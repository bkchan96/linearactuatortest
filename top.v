==> flow/design.v <==
module blipgen(input in, input clk, input reset, output out);
    reg in_reg;
    always @(posedge clk, posedge reset)
        if (reset)
            in_reg <= 0;
        else
            in_reg <= in;
    assign out = in & ~in_reg;
endmodule
`timescale 1ns / 1ps
module pwm(clk, reset, duty, out);
    input clk, reset;
    input [16:0] duty;
    output out;
    reg [16:0] counter;
    always @ (posedge clk, posedge reset) begin
        if (reset) begin
            counter = 0;
        end
        else
            if (counter == 100000) begin
                counter = 0;
            end
            else
                counter = counter + 1;            
    end
    assign out = counter > duty ? 0 : 1;
endmodule
`timescale 1ns / 1ps
module top(clk, reset, inc, dec, pwm);
    input clk, reset, inc, dec;
    output pwm;
    wire incwire, decwire;
    wire [15:0] duty;
    blipgen inc_blipgen(.in(inc), .clk(clk), .reset(reset), .out(incwire));
    blipgen dec_blipgen(.in(dec), .clk(clk), .reset(reset), .out(decwire));
    two_digit_counter u_two_digit_counter(.clk(clk), .reset(reset), .inc(incwire), .dec(decwire), .count(duty));
    pwm u_pwm(.clk(clk), .reset(reset), .duty(duty), .out(pwm));
endmodule
`timescale 1ns / 1ps
module two_digit_counter(clk, reset, inc, dec, count);
    input clk, reset, inc, dec;
    output reg [16:0] count;
    always @(posedge clk, posedge reset) begin
        if (reset) begin
            count = 0;
        end
        else begin
            if (inc && count < 100000)
                count = count + 2000;
            else if (dec && count > 0)
                count = count - 2000;
            else
                count = count;
        end
    end
endmodule
# --- From RTL to reports: top ---
# Tool output for the design above, in the order of the flow.
# Lines are those of the file above, counted from 1.
# Operators: Yosys type, input widths -> output width; for muxes data width and select width s.
# Library cell names are shortened.
setup:
  top_module: "top"
  clock_port: "clk"
  library: "sky130hd"
  corner: "tt_025C_1v80"

# --- After elaboration ---
# Yosys after proc, flatten, opt, wreduce and memory -nomap, before mapping. Memory bits, and registers merged into a memory's read port (data or address), are not among the register bits. Print and check cells are not counted. Equal cells are merged and count once.
word_totals:
  ff_bits: 36
  inputBits: 4
  out_inout_bits: 1
  wordCells: 22
op_classes:
  n_addsub: 3
  cmp: 3
  eq_ne: 1
  mux: 4
  logic: 4
  n_reduce_logical: 3
ops:
  columns: ["cell", "n"]
  rows:
  - ["$mux 17", 3]
  - ["$add 17x1->17 const B", 1]
  - ["$gt 17x1->1 const B", 1]
  - ["$add 17x11->17 const B", 1]
  - ["$sub 17x11->17 const B", 1]
  - ["$gt 17x16->1", 1]
  - ["$lt 17x17->1 const B", 1]
  - ["$eq 17x17->1 const B", 1]
  - ["$and 1x1->1", 2]
  - ["$logic_and 1x1->1", 2]
  - ["$not 1->1", 2]
  - ["$reduce_bool 2->1", 1]
  - ["$mux 1", 1]

# --- Longest topological paths ---
# Depth = most cells in a row (Yosys ltp): at word level without a register or memory, in the mapped netlist without a sequential cell, where the memories' decode and read muxes count.
logic_depth:
  ltp_word: 5
  abc_area: 0
  ltp_mapped: 12
  depth_no_buf: 11

# --- Synthesis result ---
# The flow's flattened synthesis, as Yosys stat reports it; memories are mapped. The netlist is that of the ABC_AREA named above (0 if unset); the other value can give another one.
synth_totals:
  cell_count: 242
  yosys_area_um2: 2245.9
  seqArea_um2: 800.8
  ffs: 32
  buf_cells: 4
by_type:
  columns: ["type", "n", "type_area_um2"]
  rows:
  - ["dfrtp_1", 32, 800.768]
  - ["ha_1", 25, 312.8]
  - ["xnor2_1", 17, 148.893]
  - ["nor2_1", 27, 101.347]
  - ["a21oi_1", 14, 70.067]
  - ["xor2_1", 8, 70.067]
  - ["nand2_1", 18, 67.565]
  - ["nand3_1", 13, 65.062]
  - ["inv_1", 17, 63.811]
  - ["nand4_1", 6, 37.536]
  - ["nor2b_1", 6, 37.536]
  - ["o21ai_0", 7, 35.034]
  - ["o21ai_1", 7, 35.034]
  - ["a21o_1", 4, 30.029]
  - ["mux2i_1", 3, 30.029]
  - ["a2111oi_4", 1, 27.526]
  - ["nor4b_4", 1, 23.773]
  - ["fa_1", 1, 20.019]
# Other cell types: 26; their cells: 35.
# The figures by module come from a second, unflattened synthesis with its own total; it is not the netlist above.
hier_totals:
  cells_unflattened: 265
  area_unflattened_um2: 2449.8
# Each row is one instance without its submodules.
by_module:
  columns: ["mod", "instances", "cells", "area_um2", "seq_area_um2"]
  rows:
  - ["pwm", 1, 141, 1280.0, 425.4]
  - ["two_digit_counter", 1, 117, 1081.0, 325.3]
  - ["blipgen", 2, 3, 42.5, 25.0]
  - ["top", 1, 1, 3.8, 0.0]

# --- Timing after synthesis ---
# Source: OpenSTA report_checks on the synthesized netlist (no wires, ideal clock, input and output delay 20% of the period each), path of least setup slack; recovery checks are left aside. Register names are those of the netlist, which keeps one name where synthesis merged equal registers.
synth_timing:
  path_type: "register to register"
  start: "register u_two_digit_counter.count[12]"
  end: "register u_two_digit_counter.count[16]"
  period_ps: 3690
  setup_time_ps: 81
  launch_ps: 0
  t_arrival_ps: 2924
  required_ps: 3609
  setup_slack_ps: 686
  path_delay_ps: 3005
  stages: 13
  n_path_buf: 1
  period_less_setup_slack_ps: 3004
# "path_delay_ps" = arrival - input delay + setup time.
# "stages" counts driving pins, that of a launching flip-flop among them; a cell with two outputs on the path counts twice.
# "period_less_setup_slack_ps" = period - worst setup slack (recovery checks aside). The figure is calculated, with input and output delays left at 20% of the set period.
# Between the ends stands the longest chain of elaborated cells between them, by number of cells; it is not shown to be the way that was timed. Of several equally long chains one is given.
# Each line given opens the expression or statement behind the cell; cells for indexed reads and writes are added by Yosys, which also makes memories of some case tables.
# At most two assigning lines are given for a register; there are more.
synth_between:
  path_cell_list: "dfrtp_1 > nor4_2 > nor2_1 > nor4b_4 > inv_1 > ha_1 > clkbuf_1 > nand2_1 > o21ai_0 > a41oi_2 > o21ai_0 > mux2i_1 > xnor2_1"
  elab_chain_cells: 4
  cells_between: 9
  cone_lines: 4
  cone_classes: "add/sub (2); compare (2); mux (2); reduce/logical (3)"
synth_rtl:
  columns: ["item", "line", "rtl"]
  rows:
  - ["from (decl)", 43, "output reg [16:0] count;"]
  - ["from (assign)", 50, "count = count + 2000;"]
  - ["from (assign)", 52, "count = count - 2000;"]
  - ["$gt 17x1->1", 51, "else if (dec && count > 0)"]
  - ["$logic_and 1x1->1", 51, null]
  - ["$mux 17", 51, null]
  - ["$mux 17", 49, "if (inc && count < 100000)"]
  - ["to (assign)", 50, null]
  - ["to (assign)", 52, null]
  - ["to (decl)", 43, null]

# --- Path in the finished layout ---
# From the final timing report of flow run A: the path of least setup slack in the routed layout; clock arrival at registers is part of the times.
# The report prints the path's times to 10 ps; the period is as set.
layout_timing:
  path_type: "register to register"
  start: "register u_two_digit_counter.count[13]"
  end: "register u_two_digit_counter.count[16]"
  period_ps: 3390
  setup_time_ps: 70
  launch_ps: 280
  t_arrival_ps: 3480
  required_ps: 3590
  setup_slack_ps: 120
  stages: 12
  n_path_buf: 1
# Between the ends stands the longest chain of elaborated cells between them, by number of cells; it is not shown to be the way that was timed. Of several equally long chains one is given.
# At most two assigning lines are given for a register; there are more.
layout_between:
  path_cell_list: "dfrtp_1 > nor4_4 > nor2_1 > nor4b_4 > buf_4 > ha_1 > nor2b_1 > o31a_1 > a41oi_2 > o21ai_0 > mux2i_1 > xnor2_1"
  elab_chain_cells: 4
  cells_between: 9
  cone_lines: 4
  cone_classes: "add/sub (2); compare (2); mux (2); reduce/logical (3)"
layout_rtl:
  columns: ["item", "line", "rtl"]
  rows:
  - ["from (decl)", 43, "output reg [16:0] count;"]
  - ["from (assign)", 50, "count = count + 2000;"]
  - ["from (assign)", 52, "count = count - 2000;"]
  - ["$gt 17x1->1", 51, "else if (dec && count > 0)"]
  - ["$logic_and 1x1->1", 51, null]
  - ["$mux 17", 51, null]
  - ["$mux 17", 49, "if (inc && count < 100000)"]
  - ["to (assign)", 50, null]
  - ["to (assign)", 52, null]
  - ["to (decl)", 43, null]

# Record of 2 stored runs of the RTL-to-layout flow on top, platform sky130hd. The runs are unordered. Constraints: input delay and output delay 20% of the set period each, output load 0.01 pF.
# "period_less_ws_ps" is the run's clock period less its worst setup slack. It is reckoned from that one timing run; input and output delays stay at 20% of the period that was set.
# By "worst_path_time_ps" is meant the share of the clock period that the worst setup path is allowed (20% is reserved at inputs, 20% at outputs), minus its slack. Clock arrival times at its registers enter into it.
# By "design_power_uw" is meant OpenSTA's value without simulated activity: inputs other than the clock are taken to toggle once in ten clock periods, and the tool carries that through the logic.
# "worst_path_time_ps" is known to 10 ps.
runs:
  - name: "flow run A"
    settings:
      period_ns: 3.39
      CORE_UTILIZATION: 18
      SETUP_SLACK_MARGIN: -0.18
      PLACE_DENSITY_LB_ADDON: 0.15
      CORE_ASPECT_RATIO: 0.66
      CORE_MARGIN: 9
      CELL_PAD_IN_SITES_DETAIL_PLACEMENT: 1
      TNS_END_PERCENT: 20
      GPL_TIMING_DRIVEN: 0
      CTS_CLUSTER_SIZE: 30
      CTS_CLUSTER_DIAMETER: 284
      SLEW_MARGIN: 25
      MAX_ROUTING_LAYER: "met4"
      CAP_MARGIN: 20
    results:
      design_power_uw: 2072
      post_synth_area_um2: 2245.9
      worst_setup_slack_ps: 118
      layout_utilization_pct: 22.4
      timing.setup.tns_ps: 0
      layout_stdcell_area_um2: 2670.1
      period_less_ws_ps: 3272
      design_die_area_um2: 16909.3
      worst_path_time_ps: 3270
      worst_path_kind: "register to register"
  - name: "flow run B"
    settings:
      period_ns: 2.09
      CORE_UTILIZATION: 21
      SETUP_SLACK_MARGIN: 0.58
      PLACE_DENSITY: 0.65
      CORE_ASPECT_RATIO: 1.5
      CORE_MARGIN: 9
      CELL_PAD_IN_SITES_GLOBAL_PLACEMENT: 1
      TNS_END_PERCENT: 40
      MIN_ROUTING_LAYER: "met1"
      MAX_ROUTING_LAYER: "met5"
      CAP_MARGIN: 20
      SLEW_MARGIN: 20
    results:
      design_die_area_um2: 14818.5
      worst_path_time_ps: 2750
      worst_path_kind: "register to register"
      post_synth_area_um2: 2245.9
      layout_utilization_pct: 34.7
      design_power_uw: 4590
      worst_setup_slack_ps: -663
      timing.setup.tns_ps: -6213
      period_less_ws_ps: 2753
      layout_stdcell_area_um2: 3572.2
